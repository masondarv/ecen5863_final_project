==> flow/design.v <==
module paddle(
input clk, rst, vsync, up, down,
input [9:0] hcount, vcount,
output [8:0] paddle_pos,
output r, g, b
);
parameter player = 0;
wire paddle_out;
reg [8:0] paddleStartPos = 9'd216;
always @(negedge vsync or posedge rst)
begin
	 if(rst) begin
		paddleStartPos <= 9'd216;
	 end
	 else begin
		if(!up) begin
			if(paddleStartPos <= 16) begin
				paddleStartPos <= 16;
			end
			else begin
				paddleStartPos <= paddleStartPos - 9'h05;
			end
		end
		else if (!down) begin
			if(paddleStartPos >= 415) begin
				paddleStartPos <= 415;
			end
			else begin
				paddleStartPos <= paddleStartPos + 9'h05;
			end
		end
	end
end
assign paddle_out = !player ?
					((hcount < 24) && (hcount >14) && (vcount >= paddleStartPos) && (vcount <= (paddleStartPos+48))) : 
					((hcount < 625)  && (hcount > 615) && (vcount >= paddleStartPos) && (vcount <= (paddleStartPos+48)));
assign r = paddle_out;
assign g = paddle_out;
assign b = paddle_out;
assign paddle_pos = paddleStartPos;
endmodule
Tool chain data of paddle
What the tools print for paddle, step after step.
Line numbers count from 1 in the design file above.
Library cell names are shortened.
A cell with n/a has no value.
- top: paddle
- clock: vsync
- library: sky130hd
- corner: tt_025C_1v80

After elaboration
Yosys after proc, flatten, opt, wreduce and memory -nomap, before mapping. Memory bits, and registers merged into a memory's read port (data or address), are not among the register bits. Print and check cells are not counted. Equal cells are merged and count once.
- noted output and inout bits: 12
- ROM bits at 0
- memory bits (writable) at 0
- word-level cells at 18
- register bits after elaboration at 9
- noted bits in latches: 0
- clocked read ports x word width: 0
- memories kept: 0
- noted divide/modulo/power cells: 0
- noted order comparisons: 6
- shift operators: 0
- reduce/logical cells at 3
- noted $mul: 0
- add/subtract/negate cells: 3
- eq/ne operators at 1
- bitwise gates (word level): 0
- noted multiplexer cells: 4
- operators by type and width (operator ; number):
    9-bit 2-to-1 mux ; 4
    10-bit less-or-equal comparator ; 1
    10-bit by 4-bit > comparator with 1-bit output (second input constant) ; 1
    10-bit by 5-bit less-than comparator with 1-bit output (second input constant) ; 1
    10-bit by 9-bit >= comparator with 1-bit output ; 1
    9-bit by 6-bit adder with 10-bit output (second input constant) ; 1
    9-bit by 3-bit adder with 9-bit output (second input constant) ; 1
    9-bit by 3-bit subtractor with 9-bit output (second input constant) ; 1
    9-bit by 5-bit less-or-equal comparator with 1-bit output (second input constant) ; 1
    9-bit >= comparator (second input constant) ; 1
    1-bit logical AND ; 3
    2-bit != test (second input constant) ; 1

Depth
Longest topological path by Yosys (ltp), each cell counted once; first at word level (registers and memories cut), then after technology mapping (sequential cells cut; the memories' decode and read muxes count).
- depth after elaboration at 4
- noted ABC_AREA: 0
- gate-level depth with buffers: 11
- noted mapped depth without buffers: 10

Netlist
The flow's flattened synthesis, as Yosys stat reports it; memories are mapped. The netlist is that of the ABC_AREA named above (0 if unset); the other value can give another one.
Totals and module areas in this step are rounded.
- cell types (cell type ; number ; total area (um2)):
    ha_1 ; 21 ; 262.752
    dfrtn_1 ; 5 ; 125.12
    dfstp_2 ; 4 ; 105.101
    nand2_1 ; 20 ; 75.072
    inv_1 ; 16 ; 60.058
    a21oi_1 ; 10 ; 50.048
    o21ai_0 ; 10 ; 50.048
    xnor2_1 ; 5 ; 43.792
    buf_4 ; 4 ; 30.029
    nor2_1 ; 8 ; 30.029
    nor3_1 ; 5 ; 25.024
    nor4_1 ; 4 ; 25.024
    a211oi_1 ; 3 ; 22.522
    mux2_2 ; 2 ; 22.522
    buf_2 ; 4 ; 20.019
    and2_1 ; 3 ; 18.768
    nand2b_1 ; 3 ; 18.768
    nand4_1 ; 3 ; 18.768
Other cell types: 32; their cells: 38.
- noted mapped flip-flops: 9
- noted sequential part of the area: 230 um2
- noted cell count: 168
- chip area (Yosys): 1300 um2
- buffer cells at 9

==> runs of paddle <==
paddle through Yosys and OpenROAD on sky130hd: 2 stored runs, unordered, with their settings and measured results. The constraints put input and output delay at 20% of the set period each and load the outputs with 0.01 pF.
"total power of the final layout" rests on the timing tool's default activity at the inputs, not on a simulated workload.
The measured numbers are rounded.

Run 1

==> flow/run.sh <==
#!/bin/bash
# the make line also repeats the synthesis and layout settings of config.mk as NAME=value (left out here)
make -C /OpenROAD-flow-scripts/flow DESIGN_CONFIG=/design/flow/config.mk WORK_HOME=/design/flow/orfs CLKGATE_MAP_FILE= finish
==> flow/config.mk <==
export PLATFORM = sky130hd
export DESIGN_NAME = paddle
export DESIGN_NICKNAME = paddle
export VERILOG_FILES = /design/flow/design.v
export SDC_FILE = /design/flow/constraint.sdc
export NUM_CORES = 4
export LEC_CHECK = 0
export CAP_MARGIN = 20
export CELL_PAD_IN_SITES_DETAIL_PLACEMENT = 1
export CELL_PAD_IN_SITES_GLOBAL_PLACEMENT = 1
export CORE_MARGIN = 10
export CORE_UTILIZATION = 15
export CTS_CLUSTER_DIAMETER = 137
export GPL_TIMING_DRIVEN = 0
export MAX_ROUTING_LAYER = met5
export PLACE_DENSITY = 0.88
export SETUP_SLACK_MARGIN = 0.84
export SLEW_MARGIN = 40
==> flow/constraint.sdc <==
create_clock -name core_clock -period 4.67 [get_ports {vsync}]
set_input_delay 0.9340 -clock core_clock [delete_from_list [all_inputs] [get_ports {vsync}]]
set_output_delay 0.9340 -clock core_clock [all_outputs]
set_load 0.01 [all_outputs]

Measured in run 1:
- cell area after synthesis at 1300 um2
- noted the overall die area: 13000 um2
- standard-cell area after routing at 2400 um2
- noted the post-route utilization: 27%
- setup slack of the critical path at -1.4 ns
- noted the post-route setup TNS: -3.9 ns
- noted the worst hold slack in the final report: 0.69 ns
- total power of the final layout at 1.4 mW

Run 2

==> flow/run.sh <==
#!/bin/bash
# the make line also repeats the synthesis and layout settings of config.mk as NAME=value (left out here)
make -C /OpenROAD-flow-scripts/flow DESIGN_CONFIG=/design/flow/config.mk WORK_HOME=/design/flow/orfs CLKGATE_MAP_FILE= finish
==> flow/config.mk <==
export PLATFORM = sky130hd
export DESIGN_NAME = paddle
export DESIGN_NICKNAME = paddle
export VERILOG_FILES = /design/flow/design.v
export SDC_FILE = /design/flow/constraint.sdc
export NUM_CORES = 4
export LEC_CHECK = 0
export ABC_AREA = 1
export CAP_MARGIN = 20
export CORE_ASPECT_RATIO = 0.73
export CORE_MARGIN = 2
export CORE_UTILIZATION = 51
export CTS_CLUSTER_SIZE = 99
export PLACE_DENSITY_LB_ADDON = 0.1
export SETUP_SLACK_MARGIN = 2.51
export SLEW_MARGIN = 20
==> flow/constraint.sdc <==
create_clock -name core_clock -period 8.56 [get_ports {vsync}]
set_input_delay 1.7120 -clock core_clock [delete_from_list [all_inputs] [get_ports {vsync}]]
set_output_delay 1.7120 -clock core_clock [all_outputs]
set_load 0.01 [all_outputs]

Measured in run 2:
- cell area after synthesis at 1400 um2
- noted the overall die area: 3200 um2
- standard-cell area after routing at 2500 um2
- noted the post-route utilization: 93%
- setup slack of the critical path at 0.098 ns
- noted the post-route setup TNS: 0.000 ns
- noted the worst hold slack in the final report: 0.66 ns
- total power of the final layout at 0.89 mW
