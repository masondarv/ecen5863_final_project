==> flow/design.v <==
module vga(
	input clk, reset,
	input iR, iG, iB,
	output wire blank, sync,
	output [9:0] hcount, vcount,
	output hsync, vsync,
	output [7:0] oR, oG, oB);
	parameter res_horz = 640;
	parameter res_vert = 480;
	parameter front_porch_horz = 16;
	parameter back_porch_horz = 48;
	parameter sync_horz = 96;
	parameter total_blanking_horz = front_porch_horz + back_porch_horz + sync_horz;
	parameter total_horz = res_horz + front_porch_horz + back_porch_horz + sync_horz;
	parameter front_porch_vert = 10;
	parameter back_porch_vert = 33;
	parameter sync_vert = 2;
	parameter total_blanking_vert = front_porch_vert + back_porch_vert + sync_vert;
	parameter total_vert = res_vert + front_porch_vert + back_porch_vert + sync_vert;
	assign	sync	=	1'b1;																			 
	assign oR = iR ? 8'hFF : 8'h00;
	assign oG = iG ? 8'hFF : 8'h00;
	assign oB = iB ? 8'hFF : 8'h00;
	reg [9:0] hcount_raw;
	reg [9:0] vcount_raw;
	assign hsync = ~((hcount_raw >= front_porch_horz) & (hcount_raw < (front_porch_horz + sync_horz)));
	assign vsync = ~((vcount_raw >= (res_vert + front_porch_vert)) & (vcount_raw < (res_vert + front_porch_vert + sync_vert)));
	assign hcount = (hcount_raw < total_blanking_horz) ? 10'h00 : (hcount_raw - total_blanking_horz);
	assign vcount = (vcount_raw >= res_vert) ? (res_vert - 10'h01) : vcount_raw;
	assign blank = ~((hcount_raw < total_blanking_horz) | (vcount_raw > res_vert-1));
	always @(posedge clk) begin
		if(reset) begin
			hcount_raw <= 0;
			vcount_raw <= 0;
		end
		else begin
			hcount_raw <= hcount_raw + 1'b1;
			if(hcount_raw >= total_horz) begin
				hcount_raw <= 0;
				vcount_raw <= vcount_raw + 1'b1;
				if(vcount_raw >= total_vert) begin
					vcount_raw <= 0;
				end
			end
		end
	end
endmodule
== Tool chain data of vga ==
Tool output for the design above, in the order of the flow.
Line numbers count from 1 in the design file above.
Operators: Yosys type, input widths -> output width; for muxes data width and select width s.
Library cell names are shortened.
A cell with - has no value.

* Design top: vga
* Clock input: clk
* Standard-cell library: sky130hd
* Library corner: tt_025C_1v80

== Elaborated design ==
Counts by Yosys on the flattened word-level netlist (proc, flatten, opt, wreduce; memories kept). Register bits leave out memories and registers merged into their read ports (data or address); mux counts leave out enables and synchronous resets folded into registers. Print and check cells are left out. Cells with the same type and inputs are merged into one.

* Output and inout bits: 48
* Word-level cells: 27
* Input bits: 5
* Register bits: 20

* Multiplexer cells: 6
* Reduce/logical cells: 1
* Add/sub/neg operators: 3
* Bitwise logic cells: 6
* $lt $le $gt $ge: 9

{| class="wikitable"
|+ Operators with widths
! kind !! number
|-
| $mux 10 || 3
|-
| $mux 8 || 3
|-
| $add 10x1->10 const B || 2
|-
| $ge 10x10->1 const B || 2
|-
| $ge 10x9->1 const B || 2
|-
| $ge 10x5->1 const B || 1
|-
| $lt 10x7->1 const B || 1
|-
| $sub 10x8->10 const B || 1
|-
| $lt 10x8->1 const B || 1
|-
| $gt 10x9->1 const B || 1
|-
| $lt 10x9->1 const B || 1
|-
| $not 1->1 || 3
|-
| $and 1x1->1 || 2
|-
| $reduce_or 2->1 || 1
|-
| $or 1x1->1 || 1
|}

== Depth ==
Depth = most cells in a row (Yosys ltp): at word level without a register or memory, in the mapped netlist without a sequential cell, where the memories' decode and read muxes count.

* Depth after elaboration: 3
* ABC_AREA: 1
* Depth in mapped cells: 9
* Mapped depth without buffers: 9

== Netlist ==
The flow's flattened synthesis, as Yosys stat reports it; memories are mapped. The netlist is that of the ABC_AREA named above (0 if unset); the other value can give another one.
Totals and module areas in this step are rounded.

* Sequential part of the area: 0.0004004 sq mm
* Mapped flip-flops: 20
* Cell area after synthesis: 0.001495 sq mm
* Buffers: 27
* Cell count: 227

{| class="wikitable"
|+ Cell types
! cell type !! number !! area in all (sq um)
|-
| dfxtp_1 || 20 || 400.384
|-
| buf_4 || 26 || 195.187
|-
| nand2_1 || 50 || 187.68
|-
| nor2_1 || 34 || 127.622
|-
| ha_1 || 9 || 112.608
|-
| inv_1 || 30 || 112.608
|-
| nand3_1 || 16 || 80.077
|-
| nand4_1 || 5 || 31.28
|-
| o21ai_0 || 6 || 30.029
|-
| a21oi_1 || 5 || 25.024
|-
| nand2_2 || 4 || 25.024
|-
| nor2_4 || 2 || 22.522
|-
| nor3_1 || 4 || 20.019
|-
| xor2_1 || 2 || 17.517
|-
| a21oi_4 || 1 || 16.266
|-
| nor3b_1 || 2 || 15.014
|-
| nor4_1 || 2 || 12.512
|-
| buf_6 || 1 || 11.261
|}

Not listed: further types 7, cells in them 8.

== Worst setup path after synthesis ==
Source: OpenSTA report_checks on the synthesized netlist (no wires, ideal clock, input and output delay 20% of the period each), path of least setup slack; recovery checks are left aside. Register names are those of the netlist, which keeps one name where synthesis merged equal registers.

* Path kind: register to output
* Start: register hcount_raw[5]
* End: output hcount[9]
* External output delay: 336 ps
* Stages: 6
* Data arrival time: 1193 ps
* Path delay: 1193 ps
* Time at the first pin: 0 ps
* Period: 1680 ps
* Path slack: 151 ps
* Path buffers: 0
* Required time: 1344 ps
* Synthesis period reached: 1529 ps

"path delay" = arrival - input delay + setup time.
At an output port there is no setup time.
"stages": output pins that drive a net of the path, with the launching flip-flop's if there is one; two outputs of one cell count as two.
"synthesis period reached" = period - worst setup slack (recovery checks aside). The figure is calculated, with input and output delays left at 20% of the set period.
Between the ends stands the longest chain of elaborated cells between them, by number of cells; it is not shown to be the way that was timed. Of several equally long chains one is given.
A line is the first line of the expression or statement that the cell stems from. Yosys adds cells for indexed reads and writes and turns some case tables into memories.
A register here has more assigning lines than the two given.

* Path through: dfxtp_1 -> inv_1 -> ha_1 -> nor2_1 -> nor2_1 -> o21ai_0
* Length of the longest elaborated chain: 2
* Elaborated cells on any way between the ends: 3
* Classes of those cells: add/sub (1); compare (1); mux (1)

{| class="wikitable"
|+ Ends and longest elaborated chain, post-synthesis
! what !! RTL line !! RTL
|-
| start: declaration || 24 || <nowiki>reg [9:0] hcount_raw;</nowiki>
|-
| start: assignment || 33 || <nowiki>hcount_raw <= 0;</nowiki>
|-
| start: assignment || 37 || <nowiki>hcount_raw <= hcount_raw + 1'b1;</nowiki>
|-
| $sub 10x8->10 || 28 || <nowiki>assign hcount = (hcount_raw < total_blanking_horz) ? 10'h00 : (hcount_raw - total_blanking_horz);</nowiki>
|-
| $mux 10 || 28 ||
|-
| end: declaration || 5 || <nowiki>output [9:0] hcount, vcount,</nowiki>
|}

== Timing after layout ==
From the final timing report of flow run A: the path of least setup slack in the routed layout; clock arrival at registers is part of the times.
The path's times are printed in steps of 10 ps; the period is the one set.

* Path kind: register to output
* Start: register hcount_raw[5]
* End: output hcount[8]
* Path slack: 50 ps
* Time at the first pin: 310 ps
* External output delay: 370 ps
* Required time: 1500 ps
* Stages: 8
* Data arrival time: 1440 ps
* Path buffers: 3
* Period: 1870 ps

Between the ends stands the longest chain of elaborated cells between them, by number of cells; it is not shown to be the way that was timed. Of several equally long chains one is given.
A register here has more assigning lines than the two given.

* Path through: dfxtp_2 -> buf_6 -> nor2_4 -> o21bai_4 -> buf_4 -> o21ai_2 -> inv_1 -> buf_2
* Length of the longest elaborated chain: 2
* Elaborated cells on any way between the ends: 3
* Classes of those cells: add/sub (1); compare (1); mux (1)

{| class="wikitable"
|+ Ends and longest elaborated chain, after layout
! what !! RTL line !! RTL
|-
| start: declaration || 24 || <nowiki>reg [9:0] hcount_raw;</nowiki>
|-
| start: assignment || 33 || <nowiki>hcount_raw <= 0;</nowiki>
|-
| start: assignment || 37 || <nowiki>hcount_raw <= hcount_raw + 1'b1;</nowiki>
|-
| $sub 10x8->10 || 28 || <nowiki>assign hcount = (hcount_raw < total_blanking_horz) ? 10'h00 : (hcount_raw - total_blanking_horz);</nowiki>
|-
| $mux 10 || 28 ||
|-
| end: declaration || 5 || <nowiki>output [9:0] hcount, vcount,</nowiki>
|}

2 stored runs of vga in the flow (synthesis by Yosys, layout by OpenROAD, sky130hd cells), in arbitrary order. Constraints: input delay and output delay 20% of the set period each, output load 0.01 pF.
By "reached clock period" is meant the clock period of the run minus its worst setup slack. This is arithmetic on one report: input and output delays are still those of the set period (20% each).
"critical path time" means the part of the period allowed to the worst setup path (the constraints hold back 20% at inputs and 20% at outputs) less its slack; where the path has registers, the arrival times of their clocks count too.
"total design power" rests on the timing tool's default activity at the inputs, not on a simulated workload.
"critical path time" is given in steps of 10 ps.
The results are shown rounded.

=== Flow run A ===
{| class="wikitable"
! Setting !! Value
|-
| period_ns || 1.87
|-
| CORE_UTILIZATION || 66
|-
| PLACE_DENSITY_LB_ADDON || 0.2
|-
| CORE_ASPECT_RATIO || 0.77
|-
| TNS_END_PERCENT || 50
|-
| ABC_AREA || 1
|-
| CTS_CLUSTER_SIZE || 100
|-
| CTS_CLUSTER_DIAMETER || 310
|-
| MIN_ROUTING_LAYER || met2
|-
| MAX_ROUTING_LAYER || met4
|-
| CAP_MARGIN || 20
|-
| CORE_MARGIN || 2
|-
| SLEW_MARGIN || 20
|-
! Result !! Value
|-
| Critical path time || 1440 ps
|-
| Critical path type || register to output
|-
| Utilization after layout || 77.4 %
|-
| Worst hold slack in the final report || 484 ps
|-
| Worst slack on setup checks || 52 ps
|-
| Total design power || 830.2 uW
|-
| Reached clock period || 1818 ps
|-
| Chip area in the Yosys report || 0.001495 sq mm
|-
| Total negative setup slack || 0 ps
|-
| Area of the standard cells in the finished layout || 0.001699 sq mm
|-
| Die outline area || 0.002665 sq mm
|}

=== Flow run B ===
{| class="wikitable"
! Setting !! Value
|-
| period_ns || 2.83
|-
| CORE_UTILIZATION || 36
|-
| PLACE_DENSITY_LB_ADDON || 0.28
|-
| CORE_ASPECT_RATIO || 1.56
|-
| TNS_END_PERCENT || 95
|-
| ABC_AREA || 0
|-
| CTS_CLUSTER_DIAMETER || 45
|-
| SLEW_MARGIN || 40
|-
| MAX_ROUTING_LAYER || met4
|-
| CAP_MARGIN || 20
|-
| CORE_MARGIN || 2
|-
! Result !! Value
|-
| Chip area in the Yosys report || 0.001434 sq mm
|-
| Critical path time || 1990 ps
|-
| Critical path type || register to output
|-
| Worst slack on setup checks || 271 ps
|-
| Total negative setup slack || 0 ps
|-
| Utilization after layout || 41.1 %
|-
| Worst hold slack in the final report || 466 ps
|-
| Total design power || 587.2 uW
|-
| Area of the standard cells in the finished layout || 0.00157 sq mm
|-
| Die outline area || 0.004516 sq mm
|-
| Reached clock period || 2559 ps
|}
